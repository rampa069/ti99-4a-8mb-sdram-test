==> flow/design.v <==
module flash (
  input clk8,
  input n_reset,
  input bad_load,
  input load_disk,
  input [3:0] disk,
  input dioBusControl,
  output reg romLoaded,
  output reg diskLoaded,
  output [15:0] memoryDataOut,
  output [19:0] memoryAddr,
  output n_ramWE,
  output reg loading,
  output reg spi_sclk,
  output reg spi_ss,
  output spi_mosi,
  input spi_miso
);
  reg next_loading;
  reg next_romLoaded;
  reg next_diskLoaded;
  reg next_spi_sclk;
  reg next_spi_ss;
  reg next_spi_mosi;
  reg [3:0] spi_state, next_spi_state;
  reg [31:0] dout, next_dout;
  reg [4:0] bitcnt, next_bitcnt;
  reg [18:0] wordcnt, next_wordcnt;
  reg [15:0] din, next_din;
  reg [15:0] word, next_word;
  reg [18:0] addr, next_addr;
  reg wordready, next_wordready;
  reg load_disk_sync;
  always @(posedge clk8 or negedge n_reset) begin
    if (!n_reset) begin
      spi_state <= 4'd0;
      loading <= 1'b1;
      spi_sclk <= 1'b0;
      spi_ss <= 1'b1;
      dout <= 32'h00000000;
      bitcnt <= 5'd0;
      wordcnt <= 19'd0;
      din <= 16'h0000;
      word <= 16'h0000;
      addr <= 19'd0;
      wordready <= 1'b0;
      romLoaded <= 1'b0;
      diskLoaded <= 1'b0;
      load_disk_sync <= 1'b0;
    end else begin
      spi_state <= next_spi_state;
      loading <= next_loading;
      spi_sclk <= next_spi_sclk;
      spi_ss <= next_spi_ss;
      dout <= next_dout;
      bitcnt <= next_bitcnt;
      wordcnt <= next_wordcnt;
      din <= next_din;
      word <= next_word;
      addr <= next_addr;
      wordready <= next_wordready;
      romLoaded <= next_romLoaded;
      diskLoaded <= next_diskLoaded;
      load_disk_sync <= load_disk;
    end
  end
  always @ (*) begin
    next_spi_state = spi_state;
    next_loading = loading;
    next_spi_sclk = spi_sclk;
    next_spi_ss = spi_ss;
    next_dout = dout;
    next_bitcnt = bitcnt;
    next_wordcnt = wordcnt;
    next_din = din;
    next_word = word;
    next_addr = addr;
    next_wordready = (wordready & dioBusControl) ? 1'b0 : wordready;
    next_romLoaded = romLoaded;
    next_diskLoaded = 1'b0;
    case (spi_state)
      4'd0: begin
        next_loading = 1'b1;
        next_spi_sclk = 1'b0;
        next_spi_ss = 1'b1;
        next_wordcnt = 19'd0;
        next_wordready = 1'b0;
        next_spi_state = 4'd1;
      end
      4'd1: begin
        next_spi_sclk = 1'b1;
        next_spi_state = 4'd2;
      end
      4'd2: begin
        next_spi_sclk = 1'b0;
        next_spi_ss = 1'b0;
        next_dout = 32'h03160000;  
        next_bitcnt = 5'd0;
        next_spi_state = 4'd3;
      end
      4'd3: begin
        next_spi_sclk = 1'b1;
        next_spi_state = 4'd4;
      end
      4'd4: begin
        next_spi_sclk = 1'b0;
        next_bitcnt = bitcnt + 1'b1;
        if (bitcnt == 5'd31) begin
          next_bitcnt = 3'd0;
          next_spi_state = 4'd5;
        end else begin
          next_dout = {dout[30:0], 1'b0};
          next_spi_state = 4'd3;
        end
      end
      4'd5: begin
        next_spi_sclk = 1'b1;
        next_wordready = 1'b0;
        next_din = {din[14:0], spi_miso};
        next_spi_state = 4'd6;
      end
      4'd6: begin
        next_spi_sclk = 1'b0;
        next_bitcnt = bitcnt + 1'b1;
        if (bitcnt == 5'd15) begin
          next_wordready = 1'b1;
          next_word = din;
          next_addr = wordcnt;
          next_wordcnt = wordcnt + 1'b1;
			 if (wordcnt == 19'd131071) begin
            next_spi_state = 4'd7;
          end else begin
            next_bitcnt = 5'd0;
            next_spi_state = 4'd5;
          end
        end else begin
          next_spi_state = 4'd5;
        end
      end
      4'd7: begin
        next_spi_ss = 1'b1;
        next_wordready = 1'b0;
        next_loading = 1'b0;
        if (bad_load)
          next_spi_state = 4'd0;
        else begin
          next_romLoaded = 1'b1;
          next_spi_state = 4'd8;
        end
      end
      4'd8: begin
        next_loading = 1'b0;
        next_spi_sclk = 1'b0;
        next_spi_ss = 1'b1;
        next_wordcnt = 19'd131071;   
        if (load_disk_sync) begin
          next_loading = 1'b1;
          next_spi_state = 4'd9;
        end
      end
      4'd9: begin
        next_spi_sclk = 1'b1;
        next_spi_state = 4'd10;
      end
      4'd10: begin
        next_spi_sclk = 1'b0;
        next_spi_ss = 1'b0;
        next_dout = {8'h03, 24'h180000 + {disk, 20'd0}};
        next_bitcnt = 5'd0;
        next_spi_state = 4'd11;
      end
      4'd11: begin
        next_spi_sclk = 1'b1;
        next_spi_state = 4'd12;
      end
      4'd12: begin
        next_spi_sclk = 1'b0;
        next_bitcnt = bitcnt + 1'b1;
        if (bitcnt == 5'd31) begin
          next_bitcnt = 3'd0;
          next_spi_state = 4'd13;
        end else begin
          next_dout = {dout[30:0], 1'b0};
          next_spi_state = 4'd11;
        end
      end
      4'd13: begin
        next_spi_sclk = 1'b1;
        next_din = {din[14:0], spi_miso};
        next_spi_state = 4'd14;
      end
      4'd14: begin
        next_spi_sclk = 1'b0;
        next_bitcnt = bitcnt + 1'b1;
        if (bitcnt == 5'd15) begin
          next_wordready = 1'b1;
          next_word = din;
          next_addr = wordcnt;
          next_wordcnt = wordcnt + 1'b1;
          if (wordcnt == 19'd475135) begin
            next_diskLoaded = 1'b1;
            next_spi_state = 4'd15;
          end else begin
            next_bitcnt = 5'd0;
            next_spi_state = 4'd13;
          end
        end else begin
          next_spi_state = 4'd13;
        end
      end
      4'd15: begin
        next_spi_ss = 1'b1;
        next_loading = 1'b0;
        if (!load_disk_sync)
          next_spi_state = 4'd8;
      end
      default:
        next_spi_state = 4'd0;
    endcase
  end
  assign spi_mosi = dout[31];
  assign memoryAddr = {addr, 1'b0};
  assign memoryDataOut = word;
  assign n_ramWE = ~wordready;
endmodule
---- From RTL to reports: flash ----
The steps from the RTL of flash to its reports follow in flow order.
Lines are those of the file above, counted from 1.
Operators: Yosys type, input widths -> output width; for muxes data width and select width s.
Library cell names are shortened.
The mark -- stands for no value.
inputs
  top module .............................. flash
  clock port .............................. clk8
  cell library ............................ sky130hd
  timing corner ........................... tt_025C_1v80

---- Word level ----
Source: Yosys, flattened and elaborated, memories not mapped. Widths are those after wreduce. Registers that Yosys merges into a memory's read port (data or address) are not register bits. Print and check cells do not count.
cells by class
  muxes and demuxes ....................... 37
  reduce/logical cells .................... 25
  divide/modulo/power cells ............... 0
  $mul .................................... 0
  magnitude comparators ................... 0
  eq/ne operators ......................... 24
  shift operators ......................... 0
  bitwise logic cells ..................... 6
  add/sub/neg operators ................... 3
operators by type and width
  operator                count
  $pmux 32 s3             1
  $pmux 4 s16             1
  $pmux 19 s3             1
  $mux 19                 3
  $mux 16                 3
  $reduce_or 12->1        3
  $eq 4x4->1 const B      8
  $mux 32                 1
  $reduce_or 15->1        2
  $reduce_or 14->1        2
  $mux 5                  5
  $add 21x24->24 const A  1
  $reduce_or 10->1        2
  $pmux 5 s4              1
  $add 19x1->19 const B   1
  $eq 19x17->1 const B    1
  $eq 19x19->1 const B    1
  $eq 4x3->1 const B      4
  $mux 4                  3
  $reduce_or 11->1        1
  $reduce_and 2->1        5
  $reduce_or 2->1         5
  $ne 2x2->1 const B      4
  $eq 4x2->1 const B      2
  $reduce_or 8->1         1
  $mux 2                  4
  $mux 1                  7
  $reduce_or 6->1         1
Other operator kinds: 13; their cells: 21.
storage and ports
  register bits ........................... 118
  clocked read ports x word width ......... 0
  bits in writable memories ............... 0
  memories ................................ 0
  bits in read-only memories .............. 0
  bits in latches ......................... 0

---- Logic depth ----
Yosys ltp: most cells in a row. Word level: on the elaborated netlist, between registers, memories and ports. Mapped: between sequential cells and ports; inverters and the memories' decode and read muxes count.
logic depth
  depth in word-level cells ............... 4
  ABC_AREA ................................ 0
  mapped depth ............................ 8
  depth with buffers taken out ............ 6

---- Netlist ----
Yosys stat after the flow's synthesis: flattened, memories mapped to cells. It holds for the ABC_AREA given above (unset counts as 0); a run with the other value may have another netlist.
mapped netlist
  standard cells after synthesis .......... 439
  mapped area ............................. 5197.5 um^2
  sequential part of the area ............. 2831.5 um^2
  flip-flops .............................. 113
cells by type
  type      count  total area (um^2)
  dfrtp_1   110    2752.64
  mux2_2    57     641.866
  a22o_1    13     113.859
  o21ai_0   21     105.101
  nor2_1    26     97.594
  dfstp_2   3      78.826
  ha_1      6      75.072
  o31ai_1   10     75.072
  clkbuf_1  18     67.565
  nor4_4    3      63.811
  a31oi_1   10     62.56
  inv_1     16     60.058
  a21oi_1   11     55.053
  and4_1    6      52.55
  nand4_1   8      50.048
  buf_6     4      45.043
  o22ai_1   7      43.792
  nand2_1   11     41.29
Not listed: further types 35, cells in them 99.

---- Worst setup path after synthesis ----
Path of least setup slack by OpenSTA after synthesis, without wires, with an ideal clock, recovery checks aside; 20% of the period is set as input and as output delay. Where synthesis merged equal registers, the netlist keeps one of their names.
path after synthesis
  path type ............................... register -> register
  start ................................... register bitcnt[0]
  end ..................................... register addr[0]
  path delay .............................. 2351 ps
  path slack .............................. 1010 ps
  stages on the path ...................... 9
  library setup time ...................... 125 ps
  buffers on the path ..................... 2
  data arrival time ....................... 2226 ps
  launch time at the first pin ............ 0 ps
  period .................................. 3360 ps
  synthesis period reached ................ 2350 ps
"path delay" = arrival - input delay + setup time.
"stages on the path": output pins that drive a net of the path, with the launching flip-flop's if there is one; two outputs of one cell count as two.
"synthesis period reached" = period - worst setup slack (recovery checks aside). The figure is calculated, with input and output delays left at 20% of the set period.
Between the ends stands the longest chain of elaborated cells between them, by number of cells; it is not shown to be the way that was timed. Of several equally long chains one is given.
Each line given opens the expression or statement behind the cell; cells for indexed reads and writes are added by Yosys, which also makes memories of some case tables.
on the way, after synthesis
  cell sequence ........................... dfrtp_1 > ha_1 > and3_1 > ha_1 > o2111ai_1 > buf_4 > nor4_4 > buf_6 > mux2_2
  cells in the longest elaborated chain ... 3
  elaborated cells on any way between the ends .. 5
RTL lines, path after synthesis
  item           RTL line  text
  from (decl)    27        reg [4:0] bitcnt, next_bitcnt;
  from (assign)  41        bitcnt <= 5'd0;
  from (assign)  56        bitcnt <= next_bitcnt;
  $eq 5x4->1     195       if (bitcnt == 5'd15) begin
  $mux 19        195
  $mux 19        81        case (spi_state)
  to (assign)    45        addr <= 19'd0;
  to (assign)    60        addr <= next_addr;
  to (decl)      31        reg [18:0] addr, next_addr;

---- Worst path after layout ----
From the final timing report of flow run A: the path of least setup slack in the routed layout; clock arrival at registers is part of the times.
The path's times are printed in steps of 10 ps; the period is the one set.
path post-layout
  path type ............................... register -> register
  start ................................... register bitcnt[0]
  end ..................................... register dout[22]
  path slack .............................. -50 ps
  launch time at the first pin ............ 420 ps
  library setup time ...................... 110 ps
  stages on the path ...................... 9
  period .................................. 2010 ps
  buffers on the path ..................... 3
  data arrival time ....................... 2370 ps
Between the ends stands the longest chain of elaborated cells between them, by number of cells; it is not shown to be the way that was timed. Of several equally long chains one is given.
on the way, post-layout
  cell sequence ........................... dfrtp_1 > ha_2 > and3_4 > buf_4 > buf_6 > ha_4 > a211o_4 > buf_6 > mux2_4
  cells in the longest elaborated chain ... 3
  elaborated cells on any way between the ends .. 5
RTL lines, path post-layout
  item           RTL line  text
  from (decl)    27        reg [4:0] bitcnt, next_bitcnt;
  from (assign)  41        bitcnt <= 5'd0;
  from (assign)  56        bitcnt <= next_bitcnt;
  $eq 5x5->1     108       if (bitcnt == 5'd31) begin
  $mux 32        108
  $pmux 32 s3    81        case (spi_state)
  to (assign)    40        dout <= 32'h00000000;
  to (assign)    55        dout <= next_dout;
  to (decl)      26        reg [31:0] dout, next_dout;

==> results <==
Top module flash; platform sky130hd; tools Yosys and OpenROAD; 2 stored runs in no particular order. Input and output delays are each 20% of the period that was set; the output load is 0.01 pF.
By "achieved period" is meant the clock period of the run minus its worst setup slack. This is arithmetic on one report: input and output delays are still those of the set period (20% each).

---- flow run A ----
settings
  period_ns = 2.01
  CORE_UTILIZATION = 20
  SETUP_SLACK_MARGIN = 0.12
  PLACE_DENSITY = 0.71
  CORE_MARGIN = 10
  CELL_PAD_IN_SITES_DETAIL_PLACEMENT = 0
  GPL_TIMING_DRIVEN = 1
  CAP_MARGIN = 15
  SLEW_MARGIN = 20
  MIN_ROUTING_LAYER = met1
results
  netlist area reported by Yosys .......... 5197.5 um^2
  final utilization ....................... 0.304
  area of the die ......................... 32835.3 um^2
  summed negative setup slack ............. -949 ps
  achieved period ......................... 2060 ps
  standard-cell area after routing ........ 7717.4 um^2
  worst slack on setup checks ............. -50 ps

---- flow run B ----
settings
  period_ns = 2.15
  CORE_UTILIZATION = 62
  SETUP_SLACK_MARGIN = -0.08
  PLACE_DENSITY_LB_ADDON = 0.01
  CORE_ASPECT_RATIO = 1.74
  CORE_MARGIN = 3
  GPL_ROUTABILITY_DRIVEN = 1
  CTS_CLUSTER_DIAMETER = 278
  CAP_MARGIN = 35
  MIN_ROUTING_LAYER = met1
  MAX_ROUTING_LAYER = met4
  SLEW_MARGIN = 20
results
  netlist area reported by Yosys .......... 5197.5 um^2
  final utilization ....................... 0.824
  area of the die ......................... 9560.1 um^2
  summed negative setup slack ............. 0 ps
  achieved period ......................... 2135 ps
  standard-cell area after routing ........ 6650.1 um^2
  worst slack on setup checks ............. 15 ps
