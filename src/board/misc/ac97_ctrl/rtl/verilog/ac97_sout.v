==> flow/design.v <==
`timescale 1ns / 10ps
module ac97_sout(clk, rst,
	so_ld, slt0, slt1, slt2, slt3, slt4,
	slt6, slt7, slt8, slt9,
	sdata_out
	);
input		clk, rst;
input		so_ld;
input	[15:0]	slt0;
input	[19:0]	slt1;
input	[19:0]	slt2;
input	[19:0]	slt3;
input	[19:0]	slt4;
input	[19:0]	slt6;
input	[19:0]	slt7;
input	[19:0]	slt8;
input	[19:0]	slt9;
output		sdata_out;
wire		sdata_out;
reg	[15:0]	slt0_r;
reg	[19:0]	slt1_r;
reg	[19:0]	slt2_r;
reg	[19:0]	slt3_r;
reg	[19:0]	slt4_r;
reg	[19:0]	slt5_r;
reg	[19:0]	slt6_r;
reg	[19:0]	slt7_r;
reg	[19:0]	slt8_r;
reg	[19:0]	slt9_r;
reg	[19:0]	slt10_r;
reg	[19:0]	slt11_r;
reg	[19:0]	slt12_r;
assign	sdata_out = slt0_r[15];
always @(posedge clk)
	if(so_ld)	slt0_r <= #1 slt0;
	else		slt0_r <= #1 {slt0_r[14:0], slt1_r[19]};
always @(posedge clk)
	if(so_ld)	slt1_r <= #1 slt1;
	else		slt1_r <= #1 {slt1_r[18:0], slt2_r[19]};
always @(posedge clk)
	if(so_ld)	slt2_r <= #1 slt2;
	else		slt2_r <= #1 {slt2_r[18:0], slt3_r[19]};
always @(posedge clk)
	if(so_ld)	slt3_r <= #1 slt3;
	else		slt3_r <= #1 {slt3_r[18:0], slt4_r[19]};
always @(posedge clk)
	if(so_ld)	slt4_r <= #1 slt4;
	else		slt4_r <= #1 {slt4_r[18:0], slt5_r[19]};
always @(posedge clk)
	if(so_ld)	slt5_r <= #1 20'h0;
	else		slt5_r <= #1 {slt5_r[18:0], slt6_r[19]};
always @(posedge clk)
	if(so_ld)	slt6_r <= #1 slt6;
	else		slt6_r <= #1 {slt6_r[18:0], slt7_r[19]};
always @(posedge clk)
	if(so_ld)	slt7_r <= #1 slt7;
	else		slt7_r <= #1 {slt7_r[18:0], slt8_r[19]};
always @(posedge clk)
	if(so_ld)	slt8_r <= #1 slt8;
	else		slt8_r <= #1 {slt8_r[18:0], slt9_r[19]};
always @(posedge clk)
	if(so_ld)	slt9_r <= #1 slt9;
	else		slt9_r <= #1 {slt9_r[18:0], slt10_r[19]};
always @(posedge clk)
	if(so_ld)	slt10_r <= #1 20'h0;
	else		slt10_r <= #1 {slt10_r[18:0], slt11_r[19]};
always @(posedge clk)
	if(so_ld)	slt11_r <= #1 20'h0;
	else		slt11_r <= #1 {slt11_r[18:0], slt12_r[19]};
always @(posedge clk)
	if(so_ld)	slt12_r <= #1 20'h0;
	else		slt12_r <= #1 {slt12_r[18:0], 1'b0 };
endmodule
-- From RTL to reports: ac97_sout
What the tools print for ac97_sout, step after step.
Line numbers count from 1 in the design file above.
Operators carry their Yosys type and port widths (W data, S select, Z words).
Cell names lack the library's common part.
A cell with -- has no value.
- top: ac97_sout
- clock: clk
- standard-cell library: sky130hd
- timing corner: tt_025C_1v80

-- Word-level counts
Yosys after proc, flatten, opt, wreduce and memory -nomap, before mapping. Enables and synchronous resets that opt folds into registers are not counted as muxes. Memory bits, and registers merged into a memory's read port (data or address), are not among the register bits. Print and check cells are not counted. Equal cells are merged and count once.
- bits in registers: 256
- noted input bits: 179
- output and inout bits at 1
- cells after elaboration: 23
- mux-type cells: 9
- operators by type and width (kind ; number):
    $mux W20 ; 8
    $mux W16 ; 1

-- Longest topological paths
Depth = most cells in a row (Yosys ltp): at word level without a register or memory, in the mapped netlist without a sequential cell, where the memories' decode and read muxes count.
- depth after elaboration: 1
- ABC_AREA at 0
- gate-level depth with buffers: 4
- noted depth with buffers taken out: 1

-- Mapped cells and area
The flow's flattened synthesis, as Yosys stat reports it; memories are mapped. The netlist is that of the ABC_AREA named above (0 if unset); the other value can give another one.
Totals and module areas in this step are rounded.
- cell count at 414
- cell area after synthesis at 6610 um2
- sequential area: 3920 um2
- noted flip-flop cells: 196
- buffers at 22
- cells by type (type ; number ; area in all (um2)):
    dfxtp_1 ; 196 ; 3.92E+03
    mux2_4 ; 101 ; 1.52E+03
    mux2_2 ; 74 ; 833.299
    buf_6 ; 15 ; 168.912
    nor2b_1 ; 20 ; 125.12
    buf_2 ; 6 ; 30.029
    and2_1 ; 1 ; 6.256
    clkbuf_1 ; 1 ; 3.754

-- Timing after synthesis
OpenSTA on the mapped netlist: ideal clock, no wires. The path of least setup slack (recovery checks aside). Input and output delay are each 20% of the period. Register names are those of the netlist, which keeps one name where synthesis merged equal registers.
- kind: in2reg
- from: input so_ld
- to: register slt1_r[0]
- noted clock period: 1.25 ns
- noted external input delay: 0.250 ns
- setup time at 0.121 ns
- time at the first pin: 0.250 ns
- data arrival time: 0.957 ns
- noted data required time: 1.129 ns
- noted setup slack: 0.171 ns
- path delay at 0.828 ns
- noted driving pins on the path: 4
- path buffers: 3
- synthesis period reached at 1.079 ns
"path delay" = arrival - input delay + setup time.
"driving pins on the path" counts driving pins, that of a launching flip-flop among them; a cell with two outputs on the path counts twice.
"synthesis period reached" = period - worst setup slack (recovery checks aside). The figure is calculated, with input and output delays left at 20% of the set period.
Between the ends stands the longest chain of elaborated cells between them, by number of cells; it is not shown to be the way that was timed. Of several equally long chains one is given.
A line is the first line of the expression or statement that the cell stems from. Yosys adds cells for indexed reads and writes and turns some case tables into memories.
- cell sequence: buf_6 -> buf_6 -> buf_6 -> mux2_4
- noted length of the longest elaborated chain: 1
- noted elaborated cells between the ends (all ways): 1
- source lines of those cells: 1
- those cells by class: mux: 1
- ends and longest elaborated chain, post-synthesis (what ; RTL line ; source):
    start, declared ; 8 ; input so_ld;
    $mux W20 ; 38 ; if(so_ld) slt1_r <= #1 slt1;
    end, assigned ; 38 ;
    end, assigned ; 39 ; else slt1_r <= #1 {slt1_r[18:0], slt2_r[19]};
    end, declared ; 21 ; reg [19:0] slt1_r;

-- Timing after layout
Path of least setup slack in the final report of run 2 (OpenROAD, finished layout, wires in). Where an end is a register, its clock arrival counts in the times.
- kind: reg2out
- from: register slt0_r[15]
- to: output sdata_out
- noted clock period: 1.12 ns
- noted external output delay: 0.22 ns
- time at the first pin: 0.46 ns
- data arrival time: 0.89 ns
- noted data required time: 0.90 ns
- noted setup slack: 0.00 ns
- noted driving pins on the path: 2
- path buffers: 1
- cell sequence: dfxtp_2 -> buf_6
- noted length of the longest elaborated chain: 0
- noted elaborated cells between the ends (all ways): 0
- source lines of those cells: 0
- ends and longest elaborated chain, after layout (what ; RTL line ; source):
    start, declared ; 20 ; reg [15:0] slt0_r;
    start, assigned ; 35 ; if(so_ld) slt0_r <= #1 slt0;
    start, assigned ; 36 ; else slt0_r <= #1 {slt0_r[14:0], slt1_r[19]};
    end, declared ; 18 ; output sdata_out;

# Flow runs of ac97_sout

2 stored runs of ac97_sout in the flow (synthesis by Yosys, layout by OpenROAD, sky130hd cells), in arbitrary order. Constraints: input delay and output delay 20% of the set period each, output load 0.01 pF.
"reached clock period": clock period set for the run, less the worst setup slack. It is reckoned from that one timing run; input and output delays stay at 20% of the period that was set.
"worst setup path time": the worst setup path's part of the clock period (all of it between registers, 20% less for each end at a port) less its slack. A launch clock that arrives late makes it longer, a capture clock that arrives late makes it shorter.
By "power consumption" is meant OpenSTA's value without simulated activity: inputs other than the clock are taken to toggle once in ten clock periods, and the tool carries that through the logic.
The results are shown rounded.

Run 1

==> flow/run.sh <==
#!/bin/bash
# the make line also repeats the synthesis and layout settings of config.mk as NAME=value (left out here)
make -C /OpenROAD-flow-scripts/flow DESIGN_CONFIG=/design/flow/config.mk WORK_HOME=/design/flow/orfs CLKGATE_MAP_FILE= finish
==> flow/config.mk <==
export PLATFORM = sky130hd
export DESIGN_NAME = ac97_sout
export DESIGN_NICKNAME = ac97_sout
export VERILOG_FILES = /design/flow/design.v
export SDC_FILE = /design/flow/constraint.sdc
export NUM_CORES = 4
export LEC_CHECK = 0
export ABC_AREA = 0
export CAP_MARGIN = 20
export CELL_PAD_IN_SITES_DETAIL_PLACEMENT = 1
export CELL_PAD_IN_SITES_GLOBAL_PLACEMENT = 0
export CORE_MARGIN = 2
export CORE_UTILIZATION = 63
export CTS_CLUSTER_DIAMETER = 234
export GPL_TIMING_DRIVEN = 0
export SETUP_SLACK_MARGIN = 0.29
export SLEW_MARGIN = 35
export TNS_END_PERCENT = 70
==> flow/constraint.sdc <==
create_clock -name core_clock -period 1.75 [get_ports {clk}]
set_input_delay 0.3500 -clock core_clock [delete_from_list [all_inputs] [get_ports {clk}]]
set_output_delay 0.3500 -clock core_clock [all_outputs]
set_load 0.01 [all_outputs]

Run 1: no final report: placement broke off with a tool error.

Run 2

==> flow/run.sh <==
#!/bin/bash
# the make line also repeats the synthesis and layout settings of config.mk as NAME=value (left out here)
make -C /OpenROAD-flow-scripts/flow DESIGN_CONFIG=/design/flow/config.mk WORK_HOME=/design/flow/orfs CLKGATE_MAP_FILE= finish
==> flow/config.mk <==
export PLATFORM = sky130hd
export DESIGN_NAME = ac97_sout
export DESIGN_NICKNAME = ac97_sout
export VERILOG_FILES = /design/flow/design.v
export SDC_FILE = /design/flow/constraint.sdc
export NUM_CORES = 4
export LEC_CHECK = 0
export CAP_MARGIN = 20
export CELL_PAD_IN_SITES_DETAIL_PLACEMENT = 2
export CELL_PAD_IN_SITES_GLOBAL_PLACEMENT = 2
export CORE_MARGIN = 10
export CORE_UTILIZATION = 16
export GPL_ROUTABILITY_DRIVEN = 1
export GPL_TIMING_DRIVEN = 1
export MAX_ROUTING_LAYER = met5
export SETUP_SLACK_MARGIN = 0.3
export SLEW_MARGIN = 40
export TNS_END_PERCENT = 60
==> flow/constraint.sdc <==
create_clock -name core_clock -period 1.12 [get_ports {clk}]
set_input_delay 0.2240 -clock core_clock [delete_from_list [all_inputs] [get_ports {clk}]]
set_output_delay 0.2240 -clock core_clock [all_outputs]
set_load 0.01 [all_outputs]

Measured in run 2:
- setup slack of the worst path: 0.005 ns
- worst hold slack: 0.174 ns
- noted the post-layout utilization: 0.237
- reached clock period: 1.115 ns
- noted the standard-cell area after layout: 9670 um2
- post-route setup TNS at 0.000 ns
- Yosys chip area after synthesis at 6610 um2
- noted the total die area: 49800 um2
- worst setup path time at 0.89 ns
- class of the worst setup path: reg2out
- power consumption at 15.8 mW
